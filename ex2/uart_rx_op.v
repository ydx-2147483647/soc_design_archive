==> flow/design.v <==
`timescale 1ns / 1ps
module uart_rx
  #(
    parameter VERIFY_ON = 1'b0,
    parameter VERIFY_EVEN = 1'b0
    )
   (
    input            clk,
    input            clk_en,
    input            reset,
    input            uart_rx,
    output reg       dataout_valid,
    output reg [7:0] dataout 
    );
   reg [3:0]         clk_cnt = 4'h0;
   reg               clk_rx_en = 1'b0;   
   reg [1:0]         sample_cnt = 2'b0;
   reg               sample_value = 1'b0;   
   reg [2:0]         data_cnt = 3'b0;
   reg               uart_rx_i = 1'b0;
   reg               uart_rx_i2 = 1'b0;
   reg               uart_rx_i3 = 1'b0;
   reg               verify_ok = 1'b0;
   localparam [4:0] 
     SM_IDLE = 5'b00001,
     SM_START_BIT  = 5'b00010,
     SM_DATA_BIT = 5'b00100,
     SM_VERIFY_BIT = 5'b01000,
     SM_STOP_BIT = 5'b10000;   
   reg [4:0]          
		     state = SM_IDLE;
   reg [4:0]          
		     next_state = SM_IDLE;
   reg [79:0]           state_asc;               
   always @(state) begin
      case ({state})
        SM_IDLE:       state_asc = "idle      ";
        SM_START_BIT:  state_asc = "start_bit ";
        SM_DATA_BIT:   state_asc = "data_bit  ";
        SM_VERIFY_BIT: state_asc = "verify_bit";
        SM_STOP_BIT:   state_asc = "stop_bit  ";
        default:       state_asc = "%Error    ";
      endcase
   end
   reg [79:0]           nstate_asc;              
   always @(next_state) begin
      case ({next_state})
        SM_IDLE:       nstate_asc = "idle      ";
        SM_START_BIT:  nstate_asc = "start_bit ";
        SM_DATA_BIT:   nstate_asc = "data_bit  ";
        SM_VERIFY_BIT: nstate_asc = "verify_bit";
        SM_STOP_BIT:   nstate_asc = "stop_bit  ";
        default:       nstate_asc = "%Error    ";
      endcase
   end
   always @ ( posedge clk ) begin
      uart_rx_i2 <= uart_rx_i;
      uart_rx_i3 <= uart_rx_i2;
      uart_rx_i <= uart_rx;      
   end
   always @ ( posedge clk or posedge reset ) begin
      if(reset)
        state <= SM_IDLE;
      else
        state <= next_state;      
   end
   always @ ( posedge clk or posedge reset ) begin
      if(reset)
        data_cnt <= 3'd0;
      else begin
         case(state)
           SM_DATA_BIT:
             if(clk_rx_en && data_cnt != 3'd7)
               data_cnt <= data_cnt + 1'b1;
             else
               data_cnt <= data_cnt;
           default:
             data_cnt <= 3'd0;
         endcase  
      end
   end
   always @ (  clk_rx_en or data_cnt or sample_value
             or state or uart_rx_i2 or uart_rx_i3 or verify_ok) begin
      next_state = state;
      case(state)
        SM_IDLE:
          if( ~uart_rx_i2 && uart_rx_i3)
            next_state = SM_START_BIT;
        SM_START_BIT:
          if(clk_rx_en) begin
             if(~ sample_value)
               next_state = SM_DATA_BIT;        
             else
               next_state = SM_IDLE;
          end        
        SM_DATA_BIT:
          if(clk_rx_en && data_cnt == 3'd7)begin
             if(VERIFY_ON)
               next_state = SM_VERIFY_BIT;
             else
               next_state = SM_STOP_BIT;
          end        
        SM_VERIFY_BIT:
          if(clk_rx_en && verify_ok)
            next_state = SM_STOP_BIT;
          else if (clk_rx_en && ~verify_ok)
            next_state = SM_IDLE;        
        SM_STOP_BIT:
          if(clk_rx_en)
            next_state = SM_IDLE;
        default:
          next_state = SM_IDLE;
      endcase  
   end
   always @ ( posedge clk or posedge reset ) begin
      if(reset) begin
         clk_cnt <= 4'h0;
         clk_rx_en <= 1'h0;
      end else begin
         case(state)
           SM_IDLE: begin
              clk_cnt <= 4'h0;
              clk_rx_en <= 1'b0;
           end              
           SM_START_BIT: begin
              if(clk_en && clk_cnt != 4'hE)
                clk_cnt <= clk_cnt + 1'b1;
              else if (clk_en && clk_cnt == 4'hE)
                clk_cnt <= 4'h0;
              else
                clk_cnt <= clk_cnt;
              if(clk_en && clk_cnt == 4'hE)
                clk_rx_en <= 1'b1;
              else
                clk_rx_en <= 1'b0;              
           end   
           SM_STOP_BIT:                 
            begin
              if(clk_en && clk_cnt != 4'hE)
                clk_cnt <= clk_cnt + 1'b1;
              else if (clk_en && clk_cnt == 4'hE)
                clk_cnt <= 4'h0;
              else
                clk_cnt <= clk_cnt;
              if(clk_en && clk_cnt == 4'hE)
                clk_rx_en <= 1'b1;
              else
                clk_rx_en <= 1'b0;              
            end
           default: begin
              if(clk_en && clk_cnt != 4'hF)
                clk_cnt <= clk_cnt + 1'b1;
              else if (clk_en && clk_cnt == 4'hF)
                clk_cnt <= 4'h0;
              else
                clk_cnt <= clk_cnt;
              if(clk_en && clk_cnt == 4'hF)
                clk_rx_en <= 1'b1;
              else
                clk_rx_en <= 1'b0;                            
           end
         endcase  
      end  
   end  
   always @ ( posedge clk or posedge reset ) begin
      if(reset)begin
         sample_cnt <= 2'h0;
         sample_value <= 1'h0;
      end else begin
         if(clk_cnt == 4'h0)
           sample_cnt <= 2'b0;         
         else if(clk_cnt > 5 && clk_cnt < 10)
           sample_cnt <= sample_cnt + uart_rx_i3;
         else
           sample_cnt <= sample_cnt;
         if(clk_cnt == 4'h9)
           if(sample_cnt > 2'h1)
             sample_value <= 1'b1;
           else
             sample_value <= 1'b0;
         else
           sample_value <= sample_value;
      end      
   end
   always @ ( posedge clk or posedge reset ) begin
      if(reset)
        verify_ok <= 1'b0;
      else begin
         if(state == SM_VERIFY_BIT)
           verify_ok <= (^dataout) ^ VERIFY_EVEN ^~ sample_value;
         else
           verify_ok <= 1'b0;
      end      
   end
   always @ ( posedge clk ) begin
      dataout <= dataout;      
      case(state)
        SM_IDLE:
          dataout <= 8'h0;
        SM_DATA_BIT:
          if(clk_rx_en)
            dataout <= {sample_value,dataout[7:1]};
        default;
      endcase  
   end
   always @ ( posedge clk or posedge reset ) begin
      if(reset)
        dataout_valid <= 1'b0;
      else
        if(state == SM_STOP_BIT && clk_rx_en)
          dataout_valid <= 1'b1;
        else
          dataout_valid <= 1'b0;      
   end
endmodule
From RTL to reports: uart_rx --
Tool output for the design above, in the order of the flow. Line numbers count from 1 in the design file above. Cell names lack the library's common part. A cell with n/a has no value.
Set-up: top uart_rx, clock port clk, standard-cell library sky130hd, corner tt_025C_1v80

After elaboration --
Counts by Yosys on the flattened word-level netlist (proc, flatten, opt, wreduce; memories kept). Register bits leave out memories and registers merged into their read ports (data or address). Print and check cells are left out. Cells with the same type and inputs are merged into one.
Word-level totals: clocked read ports x word width 0, output and inout port bits 9, memories 0, flip-flop bits (word level) 29, RAM bits 0, latch bits 0, memory bits (read-only) 0, word-level cells 86
Operators by class: equal/unequal tests 20, div/mod/pow operators 0, bitwise gates (word level) 3, $add $sub $neg 3, muxes and demuxes 25, magnitude comparators 3, multipliers 0, shifts and indexed selects 0, reduce/logical cells 20
Operators with widths (number):
- 5-bit 2-to-1 mux | 6
- 5-bit case mux with 5-bit select | 1
- 8-bit case mux with 2-bit select | 1
- 4-bit 2-to-1 mux | 4
- 2-bit inequality test (second input constant) | 6
- 4-bit equality test (second input constant) | 3
- 1-bit logical AND | 11
- 3-bit 2-to-1 mux | 3
- 4-bit inequality test (second input constant) | 2
- 8-bit XOR reduction | 1
- 4-bit case mux with 2-bit select | 1
- 8-bit 2-to-1 mux | 1
- 3-bit inequality test (second input constant) | 2
- 5-bit by 1-bit equality test with 1-bit output (second input constant) | 1
- 5-bit by 2-bit equality test with 1-bit output (second input constant) | 1
- 5-bit by 3-bit equality test with 1-bit output (second input constant) | 1
- 5-bit by 4-bit equality test with 1-bit output (second input constant) | 1
- 5-bit equality test (second input constant) | 1
- 5-bit AND reduction | 1
- 5-bit nonzero test | 1
- 1-bit 2-to-1 mux | 5
- 2-bit AND reduction | 2
- 2-bit nonzero test | 2
- 4-bit by 1-bit adder with 4-bit output (second input constant) | 1
- 4-bit by 3-bit > comparator with 1-bit output (second input constant) | 1
- 4-bit < comparator (second input constant) | 1
- 4-bit logical NOT | 1
- 2-bit 2-to-1 mux | 2
Not listed: further kinds 9, cells in them 10.

Longest topological paths --
Longest topological path by Yosys (ltp), each cell counted once; first at word level (registers and memories cut), then after technology mapping (sequential cells cut; the memories' decode and read muxes count).
Logic depth: depth after elaboration 5, ABC_AREA 0, gate-level depth with buffers 6

Netlist --
Source: synth_stat.txt of the flow (Yosys; design flattened, memories mapped). It holds for the ABC_AREA given above (unset counts as 0); a run with the other value may have another netlist. Totals and module areas in this step are rounded.
Cells by type:
- dfrtp_1 | number 15, total area 375.36 um2
- edfxtp_1 | number 8, total area 240.23 um2
- ha_1 | number 7, total area 87.584 um2
- dfxtp_1 | number 3, total area 60.058 um2
- and3_1 | number 8, total area 50.048 um2
- nor2_1 | number 13, total area 48.797 um2
- buf_2 | number 8, total area 40.038 um2
- nor3_1 | number 7, total area 35.034 um2
- a21oi_1 | number 6, total area 30.029 um2
- mux2i_1 | number 3, total area 30.029 um2
- nand2_1 | number 8, total area 30.029 um2
- nor4b_2 | number 2, total area 30.029 um2
- dfstp_2 | number 1, total area 26.275 um2
- nand3_1 | number 5, total area 25.024 um2
- nor3b_1 | number 3, total area 22.522 um2
- nor2b_1 | number 3, total area 18.768 um2
- xnor2_1 | number 2, total area 17.517 um2
- xor2_1 | number 2, total area 17.517 um2
Not listed: further types 23, cells in them 28.
Synthesis totals: area of sequential cells 702 um2, flip-flops 27, buffers 9, cell count 132, cell area after synthesis 1410 um2

Worst setup path after synthesis --
Source: OpenSTA report_checks on the synthesized netlist (no wires, ideal clock, input and output delay 20% of the period each), path of least setup slack; recovery checks are left aside. Register names are those of the netlist, which keeps one name where synthesis merged equal registers.
Timing after synthesis: path type reg2reg, start point register state[4], end point register dataout[0], driving pins on the path 4, data required time 1.271 ns, period 1.6 ns, setup slack 0.021 ns, data arrival time 1.250 ns, path delay 1.579 ns, launch time at the first pin 0.000 ns, synthesis period reached 1.579 ns
"path delay" = arrival - input delay + setup time. "driving pins on the path": output pins that drive a net of the path, with the launching flip-flop's if there is one; two outputs of one cell count as two. "synthesis period reached" = period - worst setup slack (recovery checks aside). The figure is calculated, with input and output delays left at 20% of the set period. Between the ends stands the longest chain of elaborated cells between them, by number of cells; it is not shown to be the way that was timed. Of several equally long chains one is given. A line is the first line of the expression or statement that the cell stems from. Yosys adds cells for indexed reads and writes and turns some case tables into memories. A register here has more assigning lines than the two given. The path ends at the enable pin of a flip-flop; only ways to that pin are counted.
On the way, after synthesis: cell sequence dfrtp_1 > buf_2 > or4b_4 > nand2_1, cells in the longest elaborated chain 3, elaborated cells between the ends (all ways) 5
Ends and longest elaborated chain, after synthesis:
- start: declaration | line 31 | state = SM_IDLE;
- start: assignment | line 63 | state <= SM_IDLE;
- start: assignment | line 65 | state <= next_state;
- 5-bit by 3-bit equality test with 1-bit output | line 197 | case(state)
- 2-bit nonzero test
- 2-bit AND reduction
- end: assignment | line 196 | dataout <= dataout;
- end: assignment | line 202 | dataout <= {sample_value,dataout[7:1]};
- end: declaration | line 13 | output reg [7:0] dataout

Path in the finished layout --
Path of least setup slack in the final report of entry A (OpenROAD, finished layout, wires in). Where an end is a register, its clock arrival counts in the times.
Timing post-layout: path type reg2out, start point register dataout[7], end point output dataout[7], data arrival time 1.24 ns, data required time 2.46 ns, setup slack 1.22 ns, external output delay 0.62 ns, launch time at the first pin 0.32 ns, period 3.08 ns, driving pins on the path 2
A register here has more assigning lines than the two given.
On the way, post-layout: cell sequence edfxtp_1 > clkdlybuf4s50_1, cells in the longest elaborated chain 0, elaborated cells between the ends (all ways) 0
Ends and longest elaborated chain, post-layout:
- start: declaration | line 13 | output reg [7:0] dataout
- start: assignment | line 196 | dataout <= dataout;
- start: assignment | line 202 | dataout <= {sample_value,dataout[7:1]};
- end: declaration | line 13

Memo
Re: implementation data of uart_rx

Below are 2 stored runs of the flow (Yosys, OpenROAD; platform sky130hd) on uart_rx, each with its settings and what was measured, unordered. Constraints: input delay and output delay 20% of the set period each, output load 0.01 pF.
"achieved clock period": clock period set for the run, less the worst setup slack. It is reckoned from that one timing run; input and output delays stay at 20% of the period that was set.
"worst setup path time" means the part of the period allowed to the worst setup path (the constraints hold back 20% at inputs and 20% at outputs) less its slack; where the path has registers, the arrival times of their clocks count too.
"power": no workload was simulated; the value follows from the tool's default switching activity.
Results are given in rounded form.
[entry A] settings: period_ns=3.08, CORE_UTILIZATION=60, SETUP_SLACK_MARGIN=0.62, CORE_ASPECT_RATIO=1.47, CELL_PAD_IN_SITES_DETAIL_PLACEMENT=0, TNS_END_PERCENT=20, CTS_CLUSTER_DIAMETER=324, CAP_MARGIN=25, CORE_MARGIN=2, SLEW_MARGIN=20
[entry A] result: chip area after synthesis (Yosys) 1410 um2, die area 2750 um2, standard-cell area of the final layout 1540 um2, utilization 68.1%, worst setup slack after layout 1.22 ns, total negative slack 0.000 ns, worst hold slack 0.346 ns, power 0.823 mW, achieved clock period 1.859 ns, worst setup path time 1.24 ns, worst setup path kind reg2out
[entry B] settings: period_ns=1.11, CORE_UTILIZATION=66, SETUP_SLACK_MARGIN=0.26, PLACE_DENSITY_LB_ADDON=0.23, CORE_MARGIN=10, CTS_CLUSTER_SIZE=65, MIN_ROUTING_LAYER=met1, CAP_MARGIN=20, SLEW_MARGIN=20
[entry B] result: did not finish, routing stopped with DPL-0038
