==> flow/design.v <==
module uart_tx_op
  #(
    parameter VERIFY_ON = 1'b0,
    parameter VERIFY_EVEN = 1'b0
    )
   (
    input       clk,
    input       reset,
    input       clk_en, 
    input [7:0] datain,
    input       shoot,
    output reg  uart_tx = 1'b1,
    output reg  uart_busy
    );
   reg [3:0]    clk_cnt = 4'h0;
   reg          clk_tx_en = 1'b0;
   reg [7:0]    datain_shoot_latch = 8'h0;
   reg [2:0]    bitcnt = 3'h0;
   reg          uart_tx_i = 1'b1;
   reg          uart_tx_i2 = 1'b1;
   localparam [4:0] 
     SM_IDLE = 5'b00001,
     SM_START_BIT  = 5'b00010,
     SM_DATA_BIT = 5'b00100,
     SM_VERIFY_BIT = 5'b01000,
     SM_STOP_BIT = 5'b10000;   
   reg [4:0]     
		state = SM_IDLE;
   reg [4:0]     
		next_state = SM_IDLE;
   reg [79:0]           state_asc;               
   always @(state) begin
      case ({state})
        SM_IDLE:       state_asc = "idle      ";
        SM_START_BIT:  state_asc = "start_bit ";
        SM_DATA_BIT:   state_asc = "data_bit  ";
        SM_VERIFY_BIT: state_asc = "verify_bit";
        SM_STOP_BIT:   state_asc = "stop_bit  ";
        default:       state_asc = "%Error    ";
      endcase
   end
   reg [79:0]           nstate_asc;              
   always @(next_state) begin
      case ({next_state})
        SM_IDLE:       nstate_asc = "idle      ";
        SM_START_BIT:  nstate_asc = "start_bit ";
        SM_DATA_BIT:   nstate_asc = "data_bit  ";
        SM_VERIFY_BIT: nstate_asc = "verify_bit";
        SM_STOP_BIT:   nstate_asc = "stop_bit  ";
        default:       nstate_asc = "%Error    ";
      endcase
   end
   always @ ( posedge clk or posedge reset ) begin
      if(reset)begin
         state <= SM_IDLE;
      end else begin
         state <= next_state;
      end         
   end
   always @ (  bitcnt or clk_tx_en or shoot or state) begin
      next_state = state;
      case(state)
        SM_IDLE:
          if(shoot)
            next_state = SM_START_BIT;
        SM_START_BIT:
          if(clk_tx_en)
            next_state = SM_DATA_BIT;
        SM_DATA_BIT:
          if(clk_tx_en && bitcnt == 3'h7)
            if(VERIFY_ON)
              next_state = SM_VERIFY_BIT;
            else
              next_state = SM_STOP_BIT;
        SM_VERIFY_BIT:
          if(clk_tx_en)
            next_state = SM_STOP_BIT;
        SM_STOP_BIT:
          if(clk_tx_en)
            next_state = SM_IDLE;
        default:
          next_state = SM_IDLE;
      endcase  
   end
   always @ ( posedge clk or posedge reset ) begin
      if (reset) begin
         clk_cnt <= 4'h0;
         clk_tx_en <= 1'h0;
      end else begin
         if (state == SM_IDLE) begin
            clk_cnt <= 4'h0;
            clk_tx_en <= 1'b0;            
         end else begin
            if (clk_en) begin
               clk_cnt <= clk_cnt + 1'b1;
            end
            if (clk_en && clk_cnt == 4'hE)
              clk_tx_en <= 1'b1;
            else
              clk_tx_en <= 1'b0;
         end         
      end      
   end
   always @ ( posedge clk or posedge reset ) begin
      if(reset)
        bitcnt <= 3'b0;
      else
        if (state == SM_DATA_BIT) begin
           if(clk_tx_en)
             bitcnt <= bitcnt + 1'b1;
           else
             bitcnt <= bitcnt;
        end else begin
           bitcnt <= 3'h0;
        end      
   end   
   always @ ( posedge clk ) begin
      if(state == SM_IDLE && shoot)
        datain_shoot_latch <= datain;
      if(state == SM_DATA_BIT && clk_tx_en)
        datain_shoot_latch <= {datain_shoot_latch[0],datain_shoot_latch[7:1]}; 
   end
   always @ ( posedge clk ) begin
      uart_tx_i2 <= uart_tx_i;
      uart_tx <= uart_tx_i2;      
   end
   always @ (  datain_shoot_latch or state) begin
      uart_tx_i = 1'b1;
      case(state)
        SM_START_BIT:
          uart_tx_i = 1'b0;
        SM_DATA_BIT:
          uart_tx_i = datain_shoot_latch[0];
        SM_VERIFY_BIT:
          uart_tx_i = (^datain_shoot_latch) ^ (~VERIFY_EVEN);
        default:
          uart_tx_i = 1'b1;
      endcase  
   end
   always @ ( posedge clk or posedge reset ) begin
      if(reset)begin
         uart_busy <= 1'h0;
      end else begin
         if(state == SM_IDLE)
           uart_busy <= 1'b0;
         else
           uart_busy <= 1'b1;
      end      
   end   
endmodule  
# == Tool chain data of uart_tx_op ==
# Tool output for the design above, in the order of the flow.
# Lines are those of the file above, counted from 1.
# Operators carry their Yosys type and port widths (W data, S select, Z words).
# Library cell names are shortened.
# Not given: -
# inputs
top_module,uart_tx_op
clk_port,clk
cell_library,sky130hd
pvt_corner,tt_025C_1v80

# == Word-level counts ==
# Source: Yosys, flattened and elaborated, memories not mapped. Widths are those after wreduce. Registers that Yosys merges into a memory's read port (data or address) are not register bits. Print and check cells do not count. Equal cells are merged and count once.
# word_totals
regBits,24
inputBits,12
# classes
add_sub_neg,2
equal,13
muxes,16
n_logic,1
reduce_and_logical,8
# op_table
cell,n
$pmux W5 S5,1
$mux W5,5
$mux W8,2
$ne A2 B2 Y1 const B,6
$reduce_xor A8 Y1,1
$mux W4,2
$mux W3,2
$eq A5 B1 Y1 const B,1
$eq A5 B2 Y1 const B,1
$eq A5 B3 Y1 const B,1
$eq A5 B4 Y1 const B,1
$eq A5 B5 Y1 const B,1
$reduce_and A5 Y1,1
$logic_and A1 B1 Y1,4
$reduce_bool A2 Y1,2
$add A4 B1 Y4 const B,1
$eq A4 B4 Y1 const B,1
$add A3 B1 Y3 const B,1
$eq A3 B3 Y1 const B,1
$pmux W1 S3,1
$mux W1,3
$not A1 Y1,1

# == Depth ==
# Yosys ltp: most cells in a row. Word level: on the elaborated netlist, between registers, memories and ports. Mapped: between sequential cells and ports; inverters and the memories' decode and read muxes count.
# logic_depth
ltp_word,4
abc_area,0
depth_mapped,5
depth_no_buf,5

# == After synthesis ==
# Yosys stat after the flow's synthesis: flattened, memories mapped to cells. It holds for the ABC_AREA given above (unset counts as 0); a run with the other value may have another netlist.
# Totals and module areas in this step are rounded.
# mapped
stdcells,84
yosys_area_um2,1100
sequential_area_um2,610
ff_cells,23
buffers,3
# by_type
cell,n,type_area_um2
dfrtp_1,12,300.288
edfxtp_1,8,240.23
mux2_2,8,90.086
ha_1,4,50.048
dfxtp_1,2,40.038
nor2_1,10,37.536
dfstp_2,1,26.275
nor4b_4,1,23.773
mux2i_1,2,20.019
nand2_1,5,18.768
nand3_4,1,17.517
xnor2_1,2,17.517
xor2_1,2,17.517
inv_1,4,15.014
nor3_1,3,15.014
nor3b_1,2,15.014
nor2b_4,1,13.763
a31oi_1,2,12.512
# Not listed: further types 11, cells in them 14.

# == Path before layout ==
# Path of least setup slack by OpenSTA after synthesis, without wires, with an ideal clock, recovery checks aside; 20% of the period is set as input and as output delay. Where synthesis merged equal registers, the netlist keeps one of their names.
# synth_path
path_kind,register to register
start,register state[0]
end,register datain_shoot_latch[0]
period_ns,2.52
setup_time_ns,0.329
launch_ns,0.000
arrival_time_ns,1.387
path_slack_ns,0.804
path_delay_ns,1.716
driving_pins,5
n_path_buf,1
synth_period_reached_ns,1.716
# "path_delay_ns" is the arrival time less input delay plus setup time.
# "driving_pins": output pins that drive a net of the path, with the launching flip-flop's if there is one; two outputs of one cell count as two.
# "synth_period_reached_ns" = period - worst setup slack (recovery checks aside). The figure is calculated, with input and output delays left at 20% of the set period.
# The rows between start and end are the longest chain of elaborated cells between them; the timing report does not say that the signal goes this way. Where chains are equally long, one stands for them.
# A line is the first line of the expression or statement that the cell stems from. Yosys adds cells for indexed reads and writes and turns some case tables into memories.
# Only ways into the end's enable, where the timed path ends, are counted here.
# synth_via
cell_sequence,dfstp_2 -> clkbuf_1 -> nor4b_4 -> nand2_1 -> nand2_1
elab_chain_cells,3
# synth_rtl
item,line_no,text
start: declaration,28,state = SM_IDLE;
start: assignment,55,state <= SM_IDLE;
start: assignment,57,state <= next_state;
$eq A5 B1 Y1,118,if(state == SM_IDLE && shoot)
$logic_and A1 B1 Y1,118,
$reduce_bool A2 Y1,-,
end: assignment,119,datain_shoot_latch <= datain;
end: assignment,121,"datain_shoot_latch <= {datain_shoot_latch[0],datain_shoot_latch[7:1]};"
end: declaration,17,reg [7:0]    datain_shoot_latch = 8'h0;

# == Timing after layout ==
# Path of least setup slack in the final report of flow run A (OpenROAD, finished layout, wires in). Where an end is a register, its clock arrival counts in the times.
# layout_path
path_kind,register to register
start,register state[0]
end,register datain_shoot_latch[3]
period_ns,2.25
setup_time_ns,0.33
launch_ns,0.27
arrival_time_ns,1.81
path_slack_ns,0.38
driving_pins,5
n_path_buf,1
# The rows between start and end are the longest chain of elaborated cells between them; the timing report does not say that the signal goes this way. Where chains are equally long, one stands for them.
# Only ways into the end's enable, where the timed path ends, are counted here.
# layout_via
cell_sequence,dfstp_2 -> clkbuf_1 -> nor4b_4 -> nand2_1 -> nand2_1
elab_chain_cells,3
# layout_rtl
item,line_no,text
start: declaration,28,state = SM_IDLE;
start: assignment,55,state <= SM_IDLE;
start: assignment,57,state <= next_state;
$eq A5 B1 Y1,118,if(state == SM_IDLE && shoot)
$logic_and A1 B1 Y1,118,
$reduce_bool A2 Y1,-,
end: assignment,119,datain_shoot_latch <= datain;
end: assignment,121,"datain_shoot_latch <= {datain_shoot_latch[0],datain_shoot_latch[7:1]};"
end: declaration,17,reg [7:0]    datain_shoot_latch = 8'h0;

# Stored flow runs of uart_tx_op (2 of them; Yosys, OpenROAD, sky130hd). They differ in their settings and are not a sequence. Constraints: input delay and output delay 20% of the set period each, output load 0.01 pF.
# "achievedPeriod_ns" means the clock period less the worst setup slack. The figure is calculated, with input and output delays left at 20% of the set period.
# "worst_path_ns" = time allowed to the worst setup path (clock period - input delay - output delay, where it has them) - its slack; a late launch clock adds to it, a late capture clock takes from it.
# By "power_uw" is meant OpenSTA's value without simulated activity: inputs other than the clock are taken to toggle once in ten clock periods, and the tool carries that through the logic.
# Results are given in rounded form.
# A setting shown as -- is not set for that run.
stored run,period_ns,CORE_UTILIZATION,SETUP_SLACK_MARGIN,CORE_ASPECT_RATIO,CELL_PAD_IN_SITES_DETAIL_PLACEMENT,GPL_TIMING_DRIVEN,CTS_CLUSTER_SIZE,CTS_CLUSTER_DIAMETER,SLEW_MARGIN,MIN_ROUTING_LAYER,MAX_ROUTING_LAYER,CAP_MARGIN,CORE_MARGIN,PLACE_DENSITY_LB_ADDON,CELL_PAD_IN_SITES_GLOBAL_PLACEMENT,design.die.area_um2,achievedPeriod_ns,finalCellArea_um2,synthesis_area_um2,worst_path_ns,critical_path_type,util_pct,power_uw,tns_setup_ns,timing.setup.ws_ns
flow run A,2.25,17,0.23,0.85,2,0,24,44,10,met1,met4,20,2,--,--,6900,1.866,1300,1100,1.87,register to register,22,1200,0.000,0.38
flow run B,1.24,16,0.33,--,2,--,--,114,20,--,--,0,2,0.03,0,7300,1.386,1600,1100,1.39,register to register,24,2400,-2.6,-0.15
